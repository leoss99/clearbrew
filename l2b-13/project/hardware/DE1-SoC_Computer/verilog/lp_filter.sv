==> flow/design.v <==
module lp_filter
	#(parameter FIFO_DEPTH = 8)
	(	input logic clk,
		input logic [23:0] data_in,
		output reg [23:0] data_out);
logic [23:0] data_in_div, next, accumulate;
assign data_in_div = data_in / FIFO_DEPTH;  
reg [23:0] fifo_regs [FIFO_DEPTH-1:0];
widereg yep0(.indata(data_in_div),.outdata(fifo_regs[0]),.inclk(clk));
genvar i;
generate
	for (i = 1; i < FIFO_DEPTH; i++) begin: fifo
		widereg yep(.indata(fifo_regs[i-1]),.outdata(fifo_regs[i]),.inclk(clk));
	end
endgenerate
assign next = data_in_div - fifo_regs[FIFO_DEPTH-1];
assign data_out = next + accumulate;
widereg accumulate_reg(.indata(data_out),.outdata(accumulate),.inclk(clk));
endmodule
module widereg(indata,outdata,inclk);
parameter width = 24;
input [width-1:0] indata;
output [width-1:0] outdata;
input inclk;
reg [width-1:0] outdata;
always @ (posedge inclk)
begin
	 outdata <= indata;
end
endmodule
Reports on lp_filter
The steps from the RTL of lp_filter to its reports follow in flow order.
Line numbers count from 1 in the design file above.
Operators carry their Yosys type and port widths (W data, S select, Z words).
Library cell names are shortened.
Not given: -
Set-up
  top module: lp_filter
  clock input: clk
  library: sky130hd
  corner: tt_025C_1v80

Elaborated design
Counts by Yosys on the flattened word-level netlist (proc, flatten, opt, wreduce). Print and check cells are left out. Cells with the same type and inputs are merged into one.
Bit counts
  input bits: 25
  bits in registers: 192
  output and inout port bits: 24
Operators by class
  add/sub/neg operators: 2
Operator list (number)
  $add A24 B24 Y24: 1
  $sub A21 B21 Y22: 1

Longest topological paths
Depth = most cells in a row (Yosys ltp): at word level without a register or memory, in the mapped netlist without a sequential cell, where the memories' decode and read muxes count.
Logic depth
  depth after elaboration: 2
  ABC_AREA: 0
  gate-level depth with buffers: 17
  depth with buffers taken out: 16

Mapped cells and area
Source: synth_stat.txt of the flow (Yosys; design flattened, memories mapped). It holds for the ABC_AREA given above (unset counts as 0); a run with the other value may have another netlist.
Totals and module areas in this step are rounded.
Mapped netlist
  mapped flip-flops: 192
  buffer cells: 5
  synthesis area: 0.00647 mm^2
  cell count: 563
Cells by type
  dfxtp_1: number 192, total area 3.84E+03 um^2
  ha_1: number 47, total area 588.064 um^2
  xnor2_1: number 19, total area 166.41 um^2
  a21oi_1: number 31, total area 155.149 um^2
  o21ai_0: number 23, total area 115.11 um^2
  inv_1: number 30, total area 112.608 um^2
  nand2_1: number 29, total area 108.854 um^2
  nor2_1: number 28, total area 105.101 um^2
  a21o_1: number 13, total area 97.594 um^2
  xor2_1: number 9, total area 78.826 um^2
  o21a_1: number 10, total area 75.072 um^2
  nand3_1: number 13, total area 65.062 um^2
  nand2b_1: number 9, total area 56.304 um^2
  nor2b_1: number 9, total area 56.304 um^2
  fa_1: number 2, total area 40.038 um^2
  mux2i_1: number 4, total area 40.038 um^2
  a211oi_1: number 5, total area 37.536 um^2
  and2_1: number 6, total area 37.536 um^2
Other cell types: 40; their cells: 84.
The figures by module come from a second, unflattened synthesis with its own total; it is not the netlist above.
Unflattened totals
  cell total of the unflattened synthesis: 502
  area total of the unflattened synthesis: 0.0064 mm^2
Rows give one instance, submodules left out.
Modules
  widereg: area 0.00048 mm^2, cells 24, times used 9, sequential area 0.00048 mm^2
  lp_filter: area 0.00207 mm^2, cells 286, times used 1, sequential area 0 mm^2

Worst setup path after synthesis
Path of least setup slack by OpenSTA after synthesis, without wires, with an ideal clock, recovery checks aside; 20% of the period is set as input and as output delay. Where synthesis merged equal registers, the netlist keeps one of their names.
Timing path after synthesis
  kind: input to output
  start: input data_in[3]
  end: output data_out[20]
  launch time at the first pin: 2000 ps
  external input delay: 2000 ps
  clock period: 10000 ps
  stages: 15
  data arrival time: 5399 ps
  data required time: 8000 ps
  path delay: 3399 ps
  output delay: 2000 ps
  setup slack: 2601 ps
  synthesis period reached: 7399 ps
"path delay" is the arrival time less input delay plus setup time.
At an output port there is no setup time.
"stages" counts driving pins, that of a launching flip-flop among them; a cell with two outputs on the path counts twice.
"synthesis period reached" is the clock period less the worst setup slack; recovery checks do not enter. This is arithmetic on one report: input and output delays are still those of the set period (20% each).
Between the ends stands the longest chain of elaborated cells between them, by number of cells; it is not shown to be the way that was timed. Of several equally long chains one is given.
A line is the first line of the expression or statement that the cell stems from. Yosys adds cells for indexed reads and writes and turns some case tables into memories.
Between the ends, after synthesis
  cell sequence: inv_1 > ha_1 > fa_1 > nor2b_1 > o31a_1 > o31ai_4 > o31ai_1 > o21a_1 > o21ba_2 > ha_1 > and3_1 > a221o_1 > or4_1 > o22ai_2 > xnor2_1
  length of the longest elaborated chain: 2
  elaborated cells between the ends (all ways): 2
Ends and longest elaborated chain, after synthesis
  start, declared: RTL line 4  | input logic [23:0] data_in,
  $sub A21 B21 Y22: RTL line 16  | assign next = data_in_div - fifo_regs[FIFO_DEPTH-1];
  $add A24 B24 Y24: RTL line 17  | assign data_out = next + accumulate;
  end, declared: RTL line 5  | output reg [23:0] data_out);

Timing after layout
From the final timing report of entry A: the path of least setup slack in the routed layout; clock arrival at registers is part of the times.
The report prints the path's times to 10 ps; the period is as set.
Timing path post-layout
  kind: input to output
  start: input data_in[10]
  end: output data_out[20]
  launch time at the first pin: 640 ps
  stages: 15
  clock period: 3210 ps
  external input delay: 640 ps
  output delay: 640 ps
  setup slack: -1620 ps
  data arrival time: 4180 ps
  data required time: 2570 ps
Between the ends stands the longest chain of elaborated cells between them, by number of cells; it is not shown to be the way that was timed. Of several equally long chains one is given.
Between the ends, post-layout
  cell sequence: clkdlybuf4s15_1 > ha_4 > a211o_1 > o31ai_4 > buf_4 > o211ai_1 > and3_1 > o311a_1 > ha_4 > and3_4 > a221o_1 > or4_4 > o22ai_4 > xnor2_2 > buf_2
  length of the longest elaborated chain: 2
  elaborated cells between the ends (all ways): 2
Ends and longest elaborated chain, post-layout
  start, declared: RTL line 4  | input logic [23:0] data_in,
  $sub A21 B21 Y22: RTL line 16  | assign next = data_in_div - fifo_regs[FIFO_DEPTH-1];
  $add A24 B24 Y24: RTL line 17  | assign data_out = next + accumulate;
  end, declared: RTL line 5  | output reg [23:0] data_out);

Measured results for lp_filter: 2 stored runs of the Yosys and OpenROAD flow on sky130hd. The settings differ; the order carries no meaning. The constraints put input and output delay at 20% of the set period each and load the outputs with 0.01 pF.
"achieved clock period" = clock period - worst setup slack. The figure is calculated, with input and output delays left at 20% of the set period.
"worst setup path time" is the time allowed to the run's worst setup path (the clock period less input and output delay, where it has them) less its slack. Clock arrival times count: a late capture clock shortens it, a late launch clock lengthens it.
"power" is the tool's figure for a default switching activity; nothing was simulated.
"worst setup path time" is given in steps of 10 ps.
Results are given in rounded form.

Entry A
==> flow/run.sh <==
#!/bin/bash
# the make line also repeats the synthesis and layout settings of config.mk as NAME=value (left out here)
make -C /OpenROAD-flow-scripts/flow DESIGN_CONFIG=/design/flow/config.mk WORK_HOME=/design/flow/orfs CLKGATE_MAP_FILE= finish
==> flow/config.mk <==
export PLATFORM = sky130hd
export DESIGN_NAME = lp_filter
export DESIGN_NICKNAME = lp_filter
export VERILOG_FILES = /design/flow/design.v
export SDC_FILE = /design/flow/constraint.sdc
export NUM_CORES = 4
export LEC_CHECK = 0
export CAP_MARGIN = 20
export CORE_MARGIN = 2
export CORE_UTILIZATION = 40
export SLEW_MARGIN = 20
==> flow/constraint.sdc <==
create_clock -name core_clock -period 3.21 [get_ports {clk}]
set_input_delay 0.6420 -clock core_clock [delete_from_list [all_inputs] [get_ports {clk}]]
set_output_delay 0.6420 -clock core_clock [all_outputs]
set_load 0.01 [all_outputs]

==> results of entry A <==
chip area after synthesis (Yosys): 0.00647 mm^2
die area: 0.0172 mm^2
standard-cell area of the final layout: 0.0103 mm^2
utilization: 64.8%
worst setup slack after layout: -1620 ps
total negative slack: -31300 ps
worst hold slack: 323 ps
power: 11000 uW
achieved clock period: 4826 ps
worst setup path time: 3540 ps
worst setup path kind: input to output

Entry B
==> flow/run.sh <==
#!/bin/bash
# the make line also repeats the synthesis and layout settings of config.mk as NAME=value (left out here)
make -C /OpenROAD-flow-scripts/flow DESIGN_CONFIG=/design/flow/config.mk WORK_HOME=/design/flow/orfs CLKGATE_MAP_FILE= finish
==> flow/config.mk <==
export PLATFORM = sky130hd
export DESIGN_NAME = lp_filter
export DESIGN_NICKNAME = lp_filter
export VERILOG_FILES = /design/flow/design.v
export SDC_FILE = /design/flow/constraint.sdc
export NUM_CORES = 4
export LEC_CHECK = 0
export ABC_AREA = 1
export CAP_MARGIN = 5
export CELL_PAD_IN_SITES_DETAIL_PLACEMENT = 0
export CORE_MARGIN = 2
export CORE_UTILIZATION = 41
export GPL_ROUTABILITY_DRIVEN = 0
export PLACE_DENSITY = 0.82
export SLEW_MARGIN = 20
==> flow/constraint.sdc <==
create_clock -name core_clock -period 3.59 [get_ports {clk}]
set_input_delay 0.7180 -clock core_clock [delete_from_list [all_inputs] [get_ports {clk}]]
set_output_delay 0.7180 -clock core_clock [all_outputs]
set_load 0.01 [all_outputs]

==> results of entry B <==
chip area after synthesis (Yosys): 0.00675 mm^2
die area: 0.0175 mm^2
standard-cell area of the final layout: 0.0112 mm^2
utilization: 69.8%
worst setup slack after layout: -823 ps
total negative slack: -11000 ps
worst hold slack: 324 ps
power: 11000 uW
achieved clock period: 4413 ps
worst setup path time: 2980 ps
worst setup path kind: input to output
